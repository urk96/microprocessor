==> flow/design.v <==
`timescale 1ns / 1ps
module Control(
	input CLK_In,
	input [3:0] User_Input0,  
	input [3:0] User_Input1,  
	output reg [15:0] Instruction,
	output reg [3:0] State
    );
	parameter [3:0] S0 = 4'd0,	 
                    S1 = 4'd1,    
                    S2 = 4'd2,    
                    S3 = 4'd3,    
                    S4 = 4'd4,    
                    S5 = 4'd5,    
                    S6 = 4'd6,    
                    S8 = 4'd8,    
                    S9 = 4'd9,    
                    S10 = 4'd10,  
                    S12 = 4'd12,  
					S14 = 4'd14,  
                    S15 = 4'd15;  
	reg [3:0] nState, ntState;
	reg [3:0] tAddr;
	reg [3:0] Op1, Op2, Op3, Op4;
	initial
	begin
		nState = S1;
		ntState = S1;
		tAddr = 4'd0;
		Op1 = 4'd0;
		Op2 = 4'd0;
		Op3 = 4'd0;
		Op4 = 4'd0;
	end
	always @(posedge CLK_In)
	begin
		if (User_Input1 == 4'b1000)
		begin
			nState <= S0;
			ntState <= S1;
		end
		else
		begin
			case (State)
				S0:
				begin
					if (User_Input1 == 4'd0)
					begin
						nState <= ntState;
					end
					else
					begin
						nState <= S0;
					end
				end
				S1:
				begin
					Instruction <= {4'd0, User_Input0, 3'b000, 4'd0, 1'b0};
					if (User_Input1 == 4'b0001)
					begin
						if (User_Input0 == 4'b0010)
						begin
							nState <= S0;
							ntState <= S2;
						end
						else if (User_Input0 == 4'b0100)
						begin
							nState <= S0;
							ntState <= S5;
						end
						else if (User_Input0 == 4'b1000)
						begin
							nState <= S0;
							ntState <= S8;
						end
						else
						begin
							nState <= S1;
						end
					end
					else
					begin
						nState <= S1;
					end
				end
				S2:
				begin
					Instruction <= {4'd0, User_Input0, 3'b000, 4'd0, 1'b0};
					if (User_Input1 == 4'b0001)
					begin
						tAddr <= User_Input0;
						nState <= S0;
						ntState <= S3;
					end
					else
					begin
						nState <= S2;
					end
				end
				S3:
				begin
					Instruction <= {4'd0, User_Input0, 3'b000, 4'd0, 1'b0};
					if (User_Input1 == 4'b0001)
					begin
						Instruction <= {4'd0, User_Input0, 3'b000, tAddr, 1'b1};
						nState <= S0;
						ntState <= S4;
					end
					else
					begin
						nState <= S3;
					end
				end
				S4:
				begin
					Instruction <= {tAddr, 4'd0, 3'b000, 4'd0, 1'b0};
					if (User_Input1 == 4'b0001)
					begin
						nState <= S0;
						ntState <= S1;
					end
					else
					begin
						nState <= S4;
					end
				end
				S5:
				begin
					Instruction <= {4'd0, User_Input0, 3'b000, 4'd0, 1'b0};
					if (User_Input1 == 4'b0001)
					begin
						tAddr <= User_Input0;
						Instruction <= {4'd0, User_Input0, 3'b000, 4'd0, 1'b0};
						nState <= S0;
						ntState <= S6;
					end
					else
					begin
						nState <= S5;
					end
				end
				S6:
				begin
					Instruction <= {tAddr, 4'd0, 3'b000, 4'd0, 1'b0};
					if (User_Input1 == 4'b0001)
					begin
						nState <= S0;
						ntState <= S1;
					end
					else
					begin
						nState <= S6;
					end
				end
				S8:
				begin
					Instruction <= {4'd0, User_Input0, 3'b000, 4'd0, 1'b0};
					if (User_Input1 == 4'b0001)
					begin
						Op1 <= User_Input0;
						nState <= S0;
						ntState <= S9;
					end
					else
					begin
						nState <= S8;
					end
				end
				S9:
				begin
					Instruction <= {4'd0, User_Input0, 3'b000, 4'd0, 1'b0};
					if (User_Input1 == 4'b0001)
					begin
						Op2 <= User_Input0;
						nState <= S0;
						ntState <= S10;
					end
					else
					begin
						nState <= S9;
					end
				end
				S10:
				begin
					Instruction <= {4'd0, User_Input0, 3'b000, 4'd0, 1'b0};
					if (User_Input1 == 4'b0001)
					begin
						Op3 <= User_Input0;
						nState <= S0;
						if (User_Input0[3:1] == 3'b010 || User_Input0[3:1] == 3'b011)
						begin
							Op4 <= 4'd0;
							ntState <= S14;
						end
						else
						begin
							ntState <= S12;
						end
					end
					else
					begin
						nState <= S10;
					end
				end
				S12:
				begin
					Instruction <= {4'd0, User_Input0, 3'b000, 4'd0, 1'b0};
					if (User_Input1 == 4'b0001)
					begin
						Op4 <= User_Input0;
						nState <= S0;
						ntState <= S14;
					end
					else
					begin
						nState <= S12;
					end
				end
				S14:
				begin
					Instruction <= {Op1, Op2, Op3, Op4};
					nState <= S15;
				end
				S15:
				begin
					if (Op4[0] == 1'b1)
					begin
						if ((!(Op3[3:1] == 3'b010 || Op3[3:1] == 3'b011) && {Op3[0], Op4[3:1]} == 4'b0000))
						begin
							Instruction <= {Op1, Op2, Op3, Op4};
						end
						else if (Op1 == {Op3[0], Op4[3:1]} || Op2 == {Op3[0], Op4[3:1]})
						begin
							tAddr <= {Op3[0], Op4[3:1]};
							Instruction <= {4'd0, tAddr, 3'b000, 4'd0, 1'b0};
						end
						else
						begin
							Instruction <= {Op1, Op2, Op3, Op4[3:1], 1'b0};
						end
					end
					else
					begin
						Instruction <= {Op1, Op2, Op3, Op4};
					end
					if (User_Input1 == 4'b0001)
					begin
						nState <= S0;
						ntState <= S1;
					end
					else
					begin
						nState <= S15;
					end
				end
			endcase
		end
	end
	always @(posedge CLK_In)
	begin
		State <= nState;
	end
endmodule
======== Step by step through the tools: Control ========
What the tools print for Control, step after step.
Line numbers count from 1 in the design file above.
Library cell names are shortened.
Not given: n/a
set-up
  top module .............................. Control
  clock ................................... CLK_In
  library ................................. sky130hd
  library corner .......................... tt_025C_1v80

======== Word level ========
Counts by Yosys on the flattened word-level netlist (proc, flatten, opt, wreduce; memories kept). Register bits leave out memories and registers merged into their read ports (data or address). Print and check cells are left out. Cells with the same type and inputs are merged into one.
word-level totals
  bits in registers ....................... 48
  latch bits .............................. 0
  RAM bits ................................ 0
  ROM bits ................................ 0
  clocked read ports x word width ......... 0
  memories kept ........................... 0
  bits of input ports ..................... 9
  output and inout bits ................... 20
  cells after elaboration ................. 115
cells by class
  add/sub/neg operators ................... 0
  multipliers ............................. 0
  div/mod/pow operators ................... 0
  $lt $le $gt $ge ......................... 0
  eq/ne operators ......................... 38
  shift operators ......................... 0
  muxes and demuxes ....................... 43
  bitwise operators ....................... 1
  reductions and logical operators ........ 24
operator list
  cell                                            count
  2-to-1 mux 4 bit                                24
  case mux 16 bit (select 5 bit)                  1
  case mux 4 bit (select 13 bit)                  1
  2-to-1 mux 16 bit                               3
  case mux 4 bit (select 9 bit)                   1
  == test 4 bit (second input constant)           8
  != test 2 bit (second input constant)           12
  == test 4 x 3 -> 1 bit (second input constant)  4
  case mux 4 bit (select 2 bit)                   2
  nonzero test 13 bit                             1
  == test 3 x 2 -> 1 bit (second input constant)  4
  == test 4 x 2 -> 1 bit (second input constant)  3
  logical NOT 4 bit                               3
  AND reduction 11 bit                            1
  nonzero test 11 bit                             1
  AND reduction 3 bit                             3
  2-to-1 mux 3 bit                                3
  == test 4 x 1 -> 1 bit (second input constant)  2
  == test 4 bit                                   2
  OR reduction 7 bit                              1
  AND reduction 6 bit                             1
  2-to-1 mux 2 bit                                3
  AND reduction 5 bit                             1
  nonzero test 5 bit                              1
  2-to-1 mux 5 bit                                1
  != test 2 x 1 -> 1 bit (second input constant)  2
  OR reduction 2 bit                              2
  != test 4 bit (second input constant)           1
Other operator kinds: 9; their cells: 14.

======== Logic depth ========
Yosys ltp: most cells in a row. Word level: on the elaborated netlist, between registers, memories and ports. Mapped: between sequential cells and ports; inverters and the memories' decode and read muxes count.
depth
  depth in word-level cells ............... 7
  ABC_AREA ................................ 0
  mapped depth ............................ 7
  gate-level depth less buffers ........... 5

======== Mapped cells and area ========
The flow's flattened synthesis, as Yosys stat reports it; memories are mapped. The netlist is that of the ABC_AREA named above (0 if unset); the other value can give another one.
The area totals of this step are shown rounded.
synthesis totals
  cell count .............................. 224
  cell area after synthesis ............... 2470 µm²
  area of sequential cells ................ 1320 µm²
  mapped flip-flops ....................... 48
  buffers ................................. 12
cells by type
  type      count
  edfxtp_1  36
  dfxtp_1   12
  xnor2_1   12
  nand2_1   22
  mux2i_1   8
  a22o_1    8
  nor2_1    17
  and2_1    10
  a21oi_1   12
  nor3_1    11
  mux2_2    4
  buf_2     6
  or4b_4    2
  a221oi_1  3
  a221oi_4  1
  nor2b_1   4
  o21ai_1   5
  o21ai_0   4
Not listed: further types 29, cells in them 47.

======== Worst setup path after synthesis ========
OpenSTA on the mapped netlist: ideal clock, no wires. The path of least setup slack (recovery checks aside). Input and output delay are each 20% of the period. Register names are those of the netlist, which keeps one name where synthesis merged equal registers.
timing after synthesis
  path kind ............................... register to register
  start ................................... register State[2]
  end ..................................... register Instruction[0]
  clock period ............................ 2.61 ns
  arrival time ............................ 2.091 ns
  slack ................................... 0.109 ns
  delay of the path ....................... 2.500 ns
  stages .................................. 5
  path buffers ............................ 0
  synthesis period reached ................ 2.501 ns
"delay of the path" = arrival - input delay + setup time.
"stages": output pins that drive a net of the path, with the launching flip-flop's if there is one; two outputs of one cell count as two.
"synthesis period reached" = period - worst setup slack (recovery checks aside). The figure is calculated, with input and output delays left at 20% of the set period.
Between the ends stands the longest chain of elaborated cells between them, by number of cells; it is not shown to be the way that was timed. Of several equally long chains one is given.
A line is the first line of the expression or statement that the cell stems from. Yosys adds cells for indexed reads and writes and turns some case tables into memories.
A register here has more assigning lines than the two given.
The path ends at the enable pin of a flip-flop; only ways to that pin are counted.
between the ends, after synthesis
  cell sequence ........................... dfxtp_1 > xnor2_1 > a21oi_1 > and2_1 > nor3_1
  length of the longest elaborated chain .. 4
  elaborated cells between the ends (all ways) .. 16
  RTL lines with such cells ............... 1
  classes of those cells .................. eq/ne (12); reduce/logical (4)
RTL lines, path after synthesis
  item                    RTL line  source
  from (decl)             7         output reg [3:0] State
  from (assign)           261       State <= nState;
  == test 4 x 3 -> 1 bit  44        case (State)
  OR reduction 2 bit      n/a
  nonzero test 5 bit      n/a
  AND reduction 2 bit     n/a
  to (assign)             58        Instruction <= {4'd0, User_Input0, 3'b000, 4'd0, 1'b0};
  to (assign)             88        Instruction <= {4'd0, User_Input0, 3'b000, 4'd0, 1'b0};
  to (decl)               6         output reg [15:0] Instruction,

======== Path in the finished layout ========
Path of least setup slack in the final report of flow run 1 (OpenROAD, finished layout, wires in). Where an end is a register, its clock arrival counts in the times.
timing post-layout
  path kind ............................... register to register
  start ................................... register Op3[0]
  end ..................................... register Instruction[8]
  clock period ............................ 1.76 ns
  arrival time ............................ 2.20 ns
  slack ................................... -0.39 ns
  stages .................................. 8
  path buffers ............................ 2
Between the ends stands the longest chain of elaborated cells between them, by number of cells; it is not shown to be the way that was timed. Of several equally long chains one is given.
A register here has more assigning lines than the two given.
between the ends, post-layout
  cell sequence ........................... edfxtp_1 > buf_6 > xnor2_2 > nand4_1 > a221oi_4 > buf_6 > mux2i_1 > o21ai_1
  length of the longest elaborated chain .. 6
  elaborated cells between the ends (all ways) .. 9
  RTL lines with such cells ............... 4
  classes of those cells .................. eq/ne (2); mux (4); reduce/logical (3)
RTL lines, path post-layout
  item                            RTL line  source
  from (decl)                     24        reg [3:0] Op1, Op2, Op3, Op4;
  from (assign)                   188       Op3 <= User_Input0;
  == test 4 bit                   232       else if (Op1 == {Op3[0], Op4[3:1]} || Op2 == {Op3[0], Op4[3:1]})
  logical OR 1 bit                232
  2-to-1 mux 16 bit               232
  2-to-1 mux 16 bit               228       if ((!(Op3[3:1] == 3'b010 || Op3[3:1] == 3'b011) && {Op3[0], Op4[3:1]} == 4'b0000))
  2-to-1 mux 16 bit               226       if (Op4[0] == 1'b1)
  case mux 16 bit (select 5 bit)  44        case (State)
  to (assign)                     58        Instruction <= {4'd0, User_Input0, 3'b000, 4'd0, 1'b0};
  to (assign)                     88        Instruction <= {4'd0, User_Input0, 3'b000, 4'd0, 1'b0};
  to (decl)                       6         output reg [15:0] Instruction,

## Implementation results

Record of 2 stored runs of the RTL-to-layout flow on Control, platform sky130hd. The runs are unordered. Constraints: input delay and output delay 20% of the set period each, output load 0.01 pF.
By "period achieved" is meant the clock period of the run minus its worst setup slack. This is arithmetic on one report: input and output delays are still those of the set period (20% each).
"critical setup path time": the worst setup path's part of the clock period (all of it between registers, 20% less for each end at a port) less its slack. A launch clock that arrives late makes it longer, a capture clock that arrives late makes it shorter.
By "total power of the final layout" is meant OpenSTA's value without simulated activity: inputs other than the clock are taken to toggle once in ten clock periods, and the tool carries that through the logic.
Values from the reports are rounded here.

======== flow run 1 ========
==> flow/run.sh <==
#!/bin/bash
# the make line also repeats the synthesis and layout settings of config.mk as NAME=value (left out here)
make -C /OpenROAD-flow-scripts/flow DESIGN_CONFIG=/design/flow/config.mk WORK_HOME=/design/flow/orfs CLKGATE_MAP_FILE= finish
==> flow/config.mk <==
export PLATFORM = sky130hd
export DESIGN_NAME = Control
export DESIGN_NICKNAME = Control
export VERILOG_FILES = /design/flow/design.v
export SDC_FILE = /design/flow/constraint.sdc
export NUM_CORES = 4
export LEC_CHECK = 0
export CAP_MARGIN = 20
export CELL_PAD_IN_SITES_DETAIL_PLACEMENT = 1
export CORE_MARGIN = 5
export CORE_UTILIZATION = 45
export CTS_CLUSTER_DIAMETER = 280
export MIN_ROUTING_LAYER = met1
export PLACE_DENSITY = 0.7
export SETUP_SLACK_MARGIN = -0.17
export SLEW_MARGIN = 20
export TNS_END_PERCENT = 45
==> flow/constraint.sdc <==
create_clock -name core_clock -period 1.76 [get_ports {CLK_In}]
set_input_delay 0.3520 -clock core_clock [delete_from_list [all_inputs] [get_ports {CLK_In}]]
set_output_delay 0.3520 -clock core_clock [all_outputs]
set_load 0.01 [all_outputs]

-------- measured, flow run 1 --------
  total power of the final layout ......... 4.78 mW
  standard-cell area after layout ......... 3450 µm²
  die area ................................ 7070 µm²
  netlist area reported by Yosys .......... 2470 µm²
  utilization in the final report ......... 63.9%
  worst slack on setup checks ............. -0.391 ns
  summed negative setup slack ............. -8.77 ns
  period achieved ......................... 2.151 ns
  worst hold slack in the final report .... 0.352 ns
  critical setup path time ................ 2.15 ns
  critical path type ...................... register to register

======== flow run 2 ========
==> flow/run.sh <==
#!/bin/bash
# the make line also repeats the synthesis and layout settings of config.mk as NAME=value (left out here)
make -C /OpenROAD-flow-scripts/flow DESIGN_CONFIG=/design/flow/config.mk WORK_HOME=/design/flow/orfs CLKGATE_MAP_FILE= finish
==> flow/config.mk <==
export PLATFORM = sky130hd
export DESIGN_NAME = Control
export DESIGN_NICKNAME = Control
export VERILOG_FILES = /design/flow/design.v
export SDC_FILE = /design/flow/constraint.sdc
export NUM_CORES = 4
export LEC_CHECK = 0
export CAP_MARGIN = 20
export CORE_MARGIN = 2
export CORE_UTILIZATION = 40
export SETUP_SLACK_MARGIN = 0.3
export SLEW_MARGIN = 20
==> flow/constraint.sdc <==
create_clock -name core_clock -period 2.66 [get_ports {CLK_In}]
set_input_delay 0.5320 -clock core_clock [delete_from_list [all_inputs] [get_ports {CLK_In}]]
set_output_delay 0.5320 -clock core_clock [all_outputs]
set_load 0.01 [all_outputs]

-------- measured, flow run 2 --------
  total power of the final layout ......... 2.75 mW
  standard-cell area after layout ......... 2990 µm²
  die area ................................ 6820 µm²
  netlist area reported by Yosys .......... 2470 µm²
  utilization in the final report ......... 50.2%
  worst slack on setup checks ............. 0.390 ns
  summed negative setup slack ............. 0.000 ns
  period achieved ......................... 2.270 ns
  worst hold slack in the final report .... 0.355 ns
  critical setup path time ................ 1.74 ns
  critical path type ...................... register to output
